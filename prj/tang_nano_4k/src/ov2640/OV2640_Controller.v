==> flow/design.v <==
module I2C_Interface #(parameter SID = 8'h42) ( 
  input clk,         
  inout siod,        
  output sioc,       
  output taken,      
  input send,        
  input [7:0] rega,  
  input [7:0] value
);                   
  reg [7:0] divider = 8'b00000001;
  reg [31:0] busy_sr = 32'd0;
  reg [31:0] data_sr = 32'd1;
  reg sioc_temp;
  reg taken_temp;
  reg siod_temp;
  localparam id = SID; 
  assign siod = siod_temp;
  assign sioc = sioc_temp;
  assign taken = taken_temp;
  always @ (busy_sr or data_sr[31]) begin
    if (busy_sr[11:10] == 2'b10 || busy_sr[20:19] == 2'b10 || busy_sr[29:28] == 2'b10)
      siod_temp <= 1'bZ;         
    else
      siod_temp <= data_sr[31];  
  end
  always @ (posedge clk) begin
    taken_temp <= 1'b0;
    if (!busy_sr[31]) begin  
      sioc_temp <= 1'b1;  
      if (send) begin  
        if (divider == 8'b00000000) begin
          data_sr <= {3'b100, id, 1'b0, rega, 1'b0, value, 1'b0, 2'b01};
          busy_sr <= {3'b111, 9'b111111111, 9'b111111111, 9'b111111111, 2'b11};
          taken_temp <= 1'b1;
        end else
          divider <= divider + 1'b1;
      end        
    end else begin                          
      case ({busy_sr[31:29],busy_sr[2:0]})  
        6'b111_111: begin                
          case (divider[7:6])            
            2'b00:   sioc_temp <= 1'b1;
            2'b01:   sioc_temp <= 1'b1;
            2'b10:   sioc_temp <= 1'b1;
            default: sioc_temp <= 1'b1;
          endcase
        end
        6'b111_110: begin                
          case (divider[7:6])            
            2'b00:   sioc_temp <= 1'b1;  
            2'b01:   sioc_temp <= 1'b1;
            2'b10:   sioc_temp <= 1'b1;
            default: sioc_temp <= 1'b1;
          endcase
        end
        6'b111_100: begin                
          case (divider[7:6])            
            2'b00:   sioc_temp <= 1'b0;  
            2'b01:   sioc_temp <= 1'b0;  
            2'b10:   sioc_temp <= 1'b0;
            default: sioc_temp <= 1'b0;
          endcase
        end
        6'b110_000: begin               
          case (divider[7:6])           
            2'b00:   sioc_temp <= 1'b0;
            2'b01:   sioc_temp <= 1'b1;
            2'b10:   sioc_temp <= 1'b1;
            default: sioc_temp <= 1'b1;
          endcase
        end
        6'b100_000: begin                
          case (divider[7:6])            
            2'b00:   sioc_temp <= 1'b1;  
            2'b01:   sioc_temp <= 1'b1;
            2'b10:   sioc_temp <= 1'b1;
            default: sioc_temp <= 1'b1;
          endcase
        end
        6'b000_000: begin                
          case (divider[7:6])            
            2'b00:   sioc_temp <= 1'b1;  
            2'b01:   sioc_temp <= 1'b1;  
            2'b10:   sioc_temp <= 1'b1;
            default: sioc_temp <= 1'b1;
          endcase
        end
        default: begin
          case (divider[7:6])
            2'b00:   sioc_temp <= 1'b0;
            2'b01:   sioc_temp <= 1'b1;
            2'b10:   sioc_temp <= 1'b1;
            default: sioc_temp <= 1'b0;
          endcase
        end
      endcase
      if (&divider) begin
        busy_sr <= {busy_sr[30:0], 1'b0};  
        data_sr <= {data_sr[30:0], 1'b1};  
        divider <= 8'd0;                   
      end else
        divider <= divider + 1'b1;
    end
  end
endmodule
module OV2640_Controller (
  input clk,               
  input resend,            
  output config_finished,  
  output sioc,             
  inout siod,              
  output reset,            
  output pwdn              
);
  wire [15:0] command;
  wire finished;
  wire taken;
  reg send = 1'b0;
  assign config_finished = finished;
  assign reset = 1'b1;
  assign pwdn = 1'b0;
  always @ (finished) send = ~finished;
  OV2640_Registers LUT(
    .clk(clk),            
    .advance(taken),      
    .command(command),    
    .finished(finished),  
    .resend(resend)       
  );
  I2C_Interface #(
    .SID (8'h60) 
  ) I2C (
    .clk(clk),             
    .taken(taken),         
    .siod(siod),           
    .sioc(sioc),           
    .send(send),           
    .rega(command[15:8]),  
    .value(command[7:0])   
  );
endmodule
module OV2640_Registers (
  input clk,
  input resend,
  input advance,
  output [15:0] command,
  output finished
);
  reg [15:0] sreg;
  reg finished_temp;
  reg [8:0] address = 9'd0;
  assign command = sreg;
  assign finished = finished_temp;
  always @(sreg) begin
    if (&sreg)
      finished_temp <= 1'b1;
    else
      finished_temp <= 1'b0;
  end
  always @(posedge clk) begin
    if (resend)        
      address <= 9'd0;
    else if (advance)  
      address <= address + 1'b1;
    case (address)
      000: sreg <= 16'hFF_01;
      001: sreg <= 16'h12_80;
      002: sreg <= 16'hFF_00;
      003: sreg <= 16'h2c_ff;
      004: sreg <= 16'h2e_df;
      005: sreg <= 16'hFF_01;
      006: sreg <= 16'h3c_32;
      007: sreg <= 16'h11_80;  
      008: sreg <= 16'h09_02;  
      009: sreg <= 16'h04_28;
      010: sreg <= 16'h13_E5;
      011: sreg <= 16'h14_48;
      012: sreg <= 16'h15_00; 
      013: sreg <= 16'h2c_0c;
      014: sreg <= 16'h33_78;
      015: sreg <= 16'h3a_33;
      016: sreg <= 16'h3b_fb;
      017: sreg <= 16'h3e_00;
      018: sreg <= 16'h43_11;
      019: sreg <= 16'h16_10;
      020: sreg <= 16'h39_02;
      021: sreg <= 16'h35_88;
      022: sreg <= 16'h22_0a;
      023: sreg <= 16'h37_40;
      024: sreg <= 16'h23_00;
      025: sreg <= 16'h34_a0;
      026: sreg <= 16'h06_02;
      027: sreg <= 16'h06_88;
      028: sreg <= 16'h07_c0;
      029: sreg <= 16'h0d_b7;
      030: sreg <= 16'h0e_01;
      031: sreg <= 16'h4c_00;
      032: sreg <= 16'h4a_81;
      033: sreg <= 16'h21_99;
      034: sreg <= 16'h24_40;
      035: sreg <= 16'h25_38;
      036: sreg <= 16'h26_82;  	
      037: sreg <= 16'h48_00;  
      038: sreg <= 16'h49_00;  
      039: sreg <= 16'h5c_00;
      040: sreg <= 16'h63_00;
      041: sreg <= 16'h46_00;
      042: sreg <= 16'h47_00;
      043: sreg <= 16'h0C_3A;  
      044: sreg <= 16'h5D_55;
      045: sreg <= 16'h5E_7d;
      046: sreg <= 16'h5F_7d;
      047: sreg <= 16'h60_55;
      048: sreg <= 16'h61_70;
      049: sreg <= 16'h62_80;
      050: sreg <= 16'h7c_05;
      051: sreg <= 16'h20_80;
      052: sreg <= 16'h28_30;
      053: sreg <= 16'h6c_00;
      054: sreg <= 16'h6d_80;
      055: sreg <= 16'h6e_00;
      056: sreg <= 16'h70_02;
      057: sreg <= 16'h71_94;
      058: sreg <= 16'h73_c1;
      059: sreg <= 16'h3d_34;
      060: sreg <= 16'h5a_57;
      061: sreg <= 16'h4F_bb;
      062: sreg <= 16'h50_9c;
      063: sreg <= 16'hFF_00;
      064: sreg <= 16'he5_7f;
      065: sreg <= 16'hF9_C0;
      066: sreg <= 16'h41_24;
      067: sreg <= 16'hE0_14;
      068: sreg <= 16'h76_ff;
      069: sreg <= 16'h33_a0;
      070: sreg <= 16'h42_20;
      071: sreg <= 16'h43_18;
      072: sreg <= 16'h4c_00;
      073: sreg <= 16'h87_D0;
      074: sreg <= 16'h88_3f;
      075: sreg <= 16'hd7_03;
      076: sreg <= 16'hd9_10;
      077: sreg <= 16'hD3_82;
      078: sreg <= 16'hc8_08;
      079: sreg <= 16'hc9_80;
      080: sreg <= 16'h7C_00;
      081: sreg <= 16'h7D_00;
      082: sreg <= 16'h7C_03;
      083: sreg <= 16'h7D_48;
      084: sreg <= 16'h7D_48;
      085: sreg <= 16'h7C_08;
      086: sreg <= 16'h7D_20;
      087: sreg <= 16'h7D_10;
      088: sreg <= 16'h7D_0e;
      089: sreg <= 16'h90_00;
      090: sreg <= 16'h91_0e;
      091: sreg <= 16'h91_1a;
      092: sreg <= 16'h91_31;
      093: sreg <= 16'h91_5a;
      094: sreg <= 16'h91_69;
      095: sreg <= 16'h91_75;
      096: sreg <= 16'h91_7e;
      097: sreg <= 16'h91_88;
      098: sreg <= 16'h91_8f;
      099: sreg <= 16'h91_96;
      100: sreg <= 16'h91_a3;
      101: sreg <= 16'h91_af;
      102: sreg <= 16'h91_c4;
      103: sreg <= 16'h91_d7;
      104: sreg <= 16'h91_e8;
      105: sreg <= 16'h91_20;
      106: sreg <= 16'h92_00;
      107: sreg <= 16'h93_06;
      108: sreg <= 16'h93_e3;
      109: sreg <= 16'h93_03;
      110: sreg <= 16'h93_03;
      111: sreg <= 16'h93_00;
      112: sreg <= 16'h93_02;
      113: sreg <= 16'h93_00;
      114: sreg <= 16'h93_00;
      115: sreg <= 16'h93_00;
      116: sreg <= 16'h93_00;
      117: sreg <= 16'h93_00;
      118: sreg <= 16'h93_00;
      119: sreg <= 16'h93_00;
      120: sreg <= 16'h96_00;
      121: sreg <= 16'h97_08;
      122: sreg <= 16'h97_19;
      123: sreg <= 16'h97_02;
      124: sreg <= 16'h97_0c;
      125: sreg <= 16'h97_24;
      126: sreg <= 16'h97_30;
      127: sreg <= 16'h97_28;
      128: sreg <= 16'h97_26;
      129: sreg <= 16'h97_02;
      130: sreg <= 16'h97_98;
      131: sreg <= 16'h97_80;
      132: sreg <= 16'h97_00;
      133: sreg <= 16'h97_00;
      134: sreg <= 16'ha4_00;
      135: sreg <= 16'ha8_00;
      136: sreg <= 16'hc5_11;
      137: sreg <= 16'hc6_51;
      138: sreg <= 16'hbf_80;
      139: sreg <= 16'hc7_10;
      140: sreg <= 16'hb6_66;
      141: sreg <= 16'hb8_A5;
      142: sreg <= 16'hb7_64;
      143: sreg <= 16'hb9_7C;
      144: sreg <= 16'hb3_af;
      145: sreg <= 16'hb4_97;
      146: sreg <= 16'hb5_FF;
      147: sreg <= 16'hb0_C5;
      148: sreg <= 16'hb1_94;
      149: sreg <= 16'hb2_0f;
      150: sreg <= 16'hc4_5c;
      151: sreg <= 16'ha6_00;
      152: sreg <= 16'ha7_20;
      153: sreg <= 16'ha7_d8;
      154: sreg <= 16'ha7_1b;
      155: sreg <= 16'ha7_31;
      156: sreg <= 16'ha7_00;
      157: sreg <= 16'ha7_18;
      158: sreg <= 16'ha7_20;
      159: sreg <= 16'ha7_d8;
      160: sreg <= 16'ha7_19;
      161: sreg <= 16'ha7_31;
      162: sreg <= 16'ha7_00;
      163: sreg <= 16'ha7_18;
      164: sreg <= 16'ha7_20;
      165: sreg <= 16'ha7_d8;
      166: sreg <= 16'ha7_19;
      167: sreg <= 16'ha7_31;
      168: sreg <= 16'ha7_00;
      169: sreg <= 16'ha7_18;
      170: sreg <= 16'h7f_00;
      171: sreg <= 16'he5_1f;
      172: sreg <= 16'he1_77;
      173: sreg <= 16'hdd_7f;
      174: sreg <= 16'hC2_0E;
      175: sreg <= 16'hFF_01;
      176: sreg <= 16'hFF_00;
      177: sreg <= 16'hE0_04;
      178: sreg <= 16'hDA_40;  
      179: sreg <= 16'hD7_03;
      180: sreg <= 16'hE1_77;
      181: sreg <= 16'hE0_00;
      182: sreg <= 16'hFF_00;
      183: sreg <= 16'h05_01;
      184: sreg <= 16'h5A_A0;  
      185: sreg <= 16'h5B_78;  
      186: sreg <= 16'h5C_00;  
      187: sreg <= 16'hFF_01;
      188: sreg <= 16'h11_80;  
      189: sreg <= 16'hFF_01;
      190: sreg <= 16'h12_40;  
      191: sreg <= 16'h03_0A;  
      192: sreg <= 16'h32_09;  
      193: sreg <= 16'h17_11;  
      194: sreg <= 16'h18_43;  
      195: sreg <= 16'h19_00;  
      196: sreg <= 16'h1A_4b;  
      197: sreg <= 16'h3d_38;  
      198: sreg <= 16'h35_da;
      199: sreg <= 16'h22_1a;
      200: sreg <= 16'h37_c3;
      201: sreg <= 16'h34_c0;
      202: sreg <= 16'h06_88;
      203: sreg <= 16'h0d_87;
      204: sreg <= 16'h0e_41;
      205: sreg <= 16'h42_03;
      206: sreg <= 16'hFF_00;  
      207: sreg <= 16'h05_01;
      208: sreg <= 16'hE0_04;
      209: sreg <= 16'hC0_64;     
      210: sreg <= 16'hC1_4B;       
      211: sreg <= 16'h8C_00;  
      212: sreg <= 16'h53_00;  
      213: sreg <= 16'h54_00;  
      214: sreg <= 16'h51_C8;    
      215: sreg <= 16'h52_96;    
      216: sreg <= 16'h55_00;  
      217: sreg <= 16'h57_00;  
      218: sreg <= 16'h86_3D;
      219: sreg <= 16'h50_80;          
      220: sreg <= 16'hD3_80;  
      221: sreg <= 16'h05_00;
      222: sreg <= 16'hE0_00;
      223: sreg <= 16'hFF_00;
      224: sreg <= 16'h05_00;
      225: sreg <= 16'hFF_00;
      226: sreg <= 16'hE0_04;
      227: sreg <= 16'hDA_04;  
      228: sreg <= 16'hD7_03;
      229: sreg <= 16'hE1_77;
      230: sreg <= 16'hE0_00;
      default: sreg <= 16'hFF_FF;  
    endcase
  end
endmodule               
---- Step by step through the tools: OV2640_Controller ----
The steps from the RTL of OV2640_Controller to its reports follow in flow order.
Lines are those of the file above, counted from 1.
Operators carry their Yosys type and port widths (W data, S select, Z words).
Library cell names are shortened.
Not given: --
set-up
  design top .............................. OV2640_Controller
  clock port .............................. clk
  standard-cell library ................... sky130hd
  timing corner ........................... tt_025C_1v80

---- Word level ----
Yosys after proc, flatten, opt, wreduce and memory -nomap, before mapping. Memory bits, and registers merged into a memory's read port (data or address), are not among the register bits. Print and check cells are not counted. Equal cells are merged and count once.
Memory sizes are those after Yosys's memory passes, which may raise the word count (mostly to a power of two), join words into wider ones and drop unused or constant bits.
cells by class
  shifts and indexed selects .............. 0
  reductions and logical operators ........ 13
  bitwise operators ....................... 0
  multipliers ............................. 0
  eq/ne operators ......................... 13
  add/subtract/negate cells ............... 2
  multiplexer cells ....................... 18
  div/mod/pow operators ................... 0
  order comparisons ....................... 0
operator list
  cell                   count
  $mux W32               8
  $mux W8                4
  $eq A6 B6 Y1 const B   5
  $reduce_and A16 Y1     1
  $add A9 B1 Y9 const B  1
  $eq A2 B2 Y1 const B   4
  $add A8 B1 Y8 const B  1
  $logic_not A8 Y1       1
  $reduce_and A8 Y1      1
  $logic_not A6 Y1       1
  $mux W1                5
  $ne A2 B1 Y1 const B   2
  $reduce_or A2 Y1       2
  $reduce_or A4 Y1       1
  $reduce_and A3 Y1      1
  $pmux W1 S3            1
  $logic_or A1 B1 Y1     2
  $eq A2 B1 Y1 const B   1
  $ne A2 B2 Y1 const B   1
  $logic_not A2 Y1       1
  $reduce_and A2 Y1      1
  $reduce_bool A2 Y1     1
bit counts
  output and inout port bits .............. 5
  word-level cells ........................ 54
  latch bits .............................. 0
  bits in registers ....................... 83
  input port bits ......................... 2
  bits in read-only memories .............. 4096
  clocked read ports x word width ......... 16
  memories kept ........................... 1
  bits in writable memories ............... 0
memory list
  name             words  width  rd ports  write ports  line  text
  (no name shown)  256    16     1         0            165   case (address)

---- Longest topological paths ----
Longest topological path by Yosys (ltp), each cell counted once; first at word level (registers and memories cut), then after technology mapping (sequential cells cut; the memories' decode and read muxes count).
depth
  depth in word-level cells ............... 4
  ABC_AREA ................................ 0
  mapped depth ............................ 13
  depth with buffers taken out ............ 10

---- Mapped cells and area ----
Source: synth_stat.txt of the flow (Yosys; design flattened, memories mapped). It holds for the ABC_AREA given above (unset counts as 0); a run with the other value may have another netlist.
The area totals of this step are shown rounded.
cells by type
  type      count  area in all (um^2)
  edfxtp_1  70     2.1E+03
  dfxtp_1   28     560.538
  ha_1      35     437.92
  a21oi_1   72     360.346
  o21ai_0   69     345.331
  nand2_1   88     330.317
  nor2_1    84     315.302
  a21o_1    34     255.245
  nand2b_1  31     193.936
  mux2_2    17     191.434
  a311oi_1  21     183.926
  nand3_1   36     180.173
  o211ai_1  24     180.173
  buf_2     33     165.158
  a31oi_1   23     143.888
  clkbuf_1  37     138.883
  a221oi_1  15     131.376
  nor2b_1   17     106.352
Not listed: further types 52, cells in them 244.
mapped netlist
  cell count .............................. 978
  buffer cells ............................ 101
  mapped area ............................. 8100 um^2
  sequential area ......................... 2700 um^2
  mapped flip-flops ....................... 98
By module: a second synthesis without flattening, with its own total; a netlist apart from the flattened one above.
second synthesis, totals
  cell total of the unflattened synthesis .. 1000
  area (unflattened synthesis) ............ 8500 um^2
Rows give one instance, submodules left out.
modules
  module                   instances  cells  area (um^2)  sequential area (um^2)
  OV2640_Registers         1          800    5300         500
  I2C_Interface #(SID=96)  1          195    3100         2200
  OV2640_Controller        1          5      26           0.0

---- Worst setup path after synthesis ----
Source: OpenSTA report_checks on the synthesized netlist (no wires, ideal clock, input and output delay 20% of the period each), path of least setup slack; recovery checks are left aside. Register names are those of the netlist, which keeps one name where synthesis merged equal registers.
timing path post-synthesis
  path kind ............................... register to register
  from .................................... register LUT.address[1]
  to ...................................... register LUT.sreg[8]
  slack ................................... 0.028 ns
  setup time .............................. 0.132 ns
  time at the first pin ................... 0.000 ns
  buffers on the path ..................... 2
  arrival time ............................ 3.130 ns
  path delay .............................. 3.262 ns
  period .................................. 3.29 ns
  required time ........................... 3.158 ns
  driving pins on the path ................ 13
  synthesis period reached ................ 3.262 ns
"path delay" is the arrival time less input delay plus setup time.
"driving pins on the path": output pins that drive a net of the path, with the launching flip-flop's if there is one; two outputs of one cell count as two.
"synthesis period reached" is the clock period less the worst setup slack; recovery checks do not enter. This is arithmetic on one report: input and output delays are still those of the set period (20% each).
A register here has more assigning lines than the two given.
between the ends, post-synthesis
  cell sequence ........................... dfxtp_1 > clkbuf_1 > clkbuf_1 > inv_1 > ha_1 > inv_1 > ha_1 > nor2b_1 > nor2_1 > or3_1 > a311o_1 > a311oi_1 > o41ai_1
ends and longest elaborated chain, post-synthesis
  element             line  text
  start: declaration  151   reg [8:0] address = 9'd0;
  start: assignment   162   address <= 9'd0;
  start: assignment   164   address <= address + 1'b1;
  end: assignment     166   000: sreg <= 16'hFF_01;
  end: assignment     167   001: sreg <= 16'h12_80;
  end: declaration    149   reg [15:0] sreg;
No chain of elaborated cells between the ends is given.

---- Worst path after layout ----
From the final timing report of flow run 1: the path of least setup slack in the routed layout; clock arrival at registers is part of the times.
timing path after layout
  path kind ............................... register to register
  from .................................... register LUT.address[1]
  to ...................................... register LUT.sreg[8]
  buffers on the path ..................... 1
  required time ........................... 3.60 ns
  setup time .............................. 0.10 ns
  driving pins on the path ................ 12
  period .................................. 3.35 ns
  time at the first pin ................... 0.34 ns
  slack ................................... 0.26 ns
  arrival time ............................ 3.33 ns
A register here has more assigning lines than the two given.
between the ends, after layout
  cell sequence ........................... dfxtp_1 > inv_1 > ha_1 > inv_1 > ha_1 > nor2b_1 > nor2_1 > or3_1 > a311o_1 > a311oi_1 > o41ai_1 > buf_4
ends and longest elaborated chain, after layout
  element             line  text
  start: declaration  151   reg [8:0] address = 9'd0;
  start: assignment   162   address <= 9'd0;
  start: assignment   164   address <= address + 1'b1;
  end: assignment     166   000: sreg <= 16'hFF_01;
  end: assignment     167   001: sreg <= 16'h12_80;
  end: declaration    149   reg [15:0] sreg;
No chain of elaborated cells between the ends is given.

==> results <==
OV2640_Controller through Yosys and OpenROAD on sky130hd: 2 stored runs, unordered, with their settings and measured results. The constraints put input and output delay at 20% of the set period each and load the outputs with 0.01 pF.
By "clock period reached" is meant the clock period of the run minus its worst setup slack. This is arithmetic on one report: input and output delays are still those of the set period (20% each).
"worst path time" = time allowed to the worst setup path (clock period - input delay - output delay, where it has them) - its slack; a late launch clock adds to it, a late capture clock takes from it.
"power consumption" rests on the timing tool's default activity at the inputs, not on a simulated workload.
Values from the reports are rounded here.

---- flow run 1 ----
settings
  period_ns = 3.35
  CAP_MARGIN = 20
  CORE_MARGIN = 2
  CORE_UTILIZATION = 40
  SLEW_MARGIN = 20
results
  worst path time ......................... 3.09 ns
  kind of the worst setup path ............ register to register
  area of the die ......................... 21000 um^2
  setup slack of the critical path ........ 0.26 ns
  cell area after synthesis ............... 8100 um^2
  standard-cell area of the final layout .. 8900 um^2
  final setup TNS ......................... 0.000 ns
  power consumption ....................... 2.6 mW
  lowest hold slack ....................... 0.51 ns
  clock period reached .................... 3.088 ns
  utilization of the finished layout ...... 44 %

---- flow run 2 ----
settings
  period_ns = 5.48
  CORE_UTILIZATION = 60
  PLACE_DENSITY_LB_ADDON = 0.24
  CELL_PAD_IN_SITES_GLOBAL_PLACEMENT = 3
  CELL_PAD_IN_SITES_DETAIL_PLACEMENT = 2
  ABC_AREA = 0
  GPL_TIMING_DRIVEN = 0
  CTS_CLUSTER_SIZE = 13
  MIN_ROUTING_LAYER = met2
  CAP_MARGIN = 20
  CORE_MARGIN = 2
  SLEW_MARGIN = 20
results
  unfinished; error FLW-0024 in placement
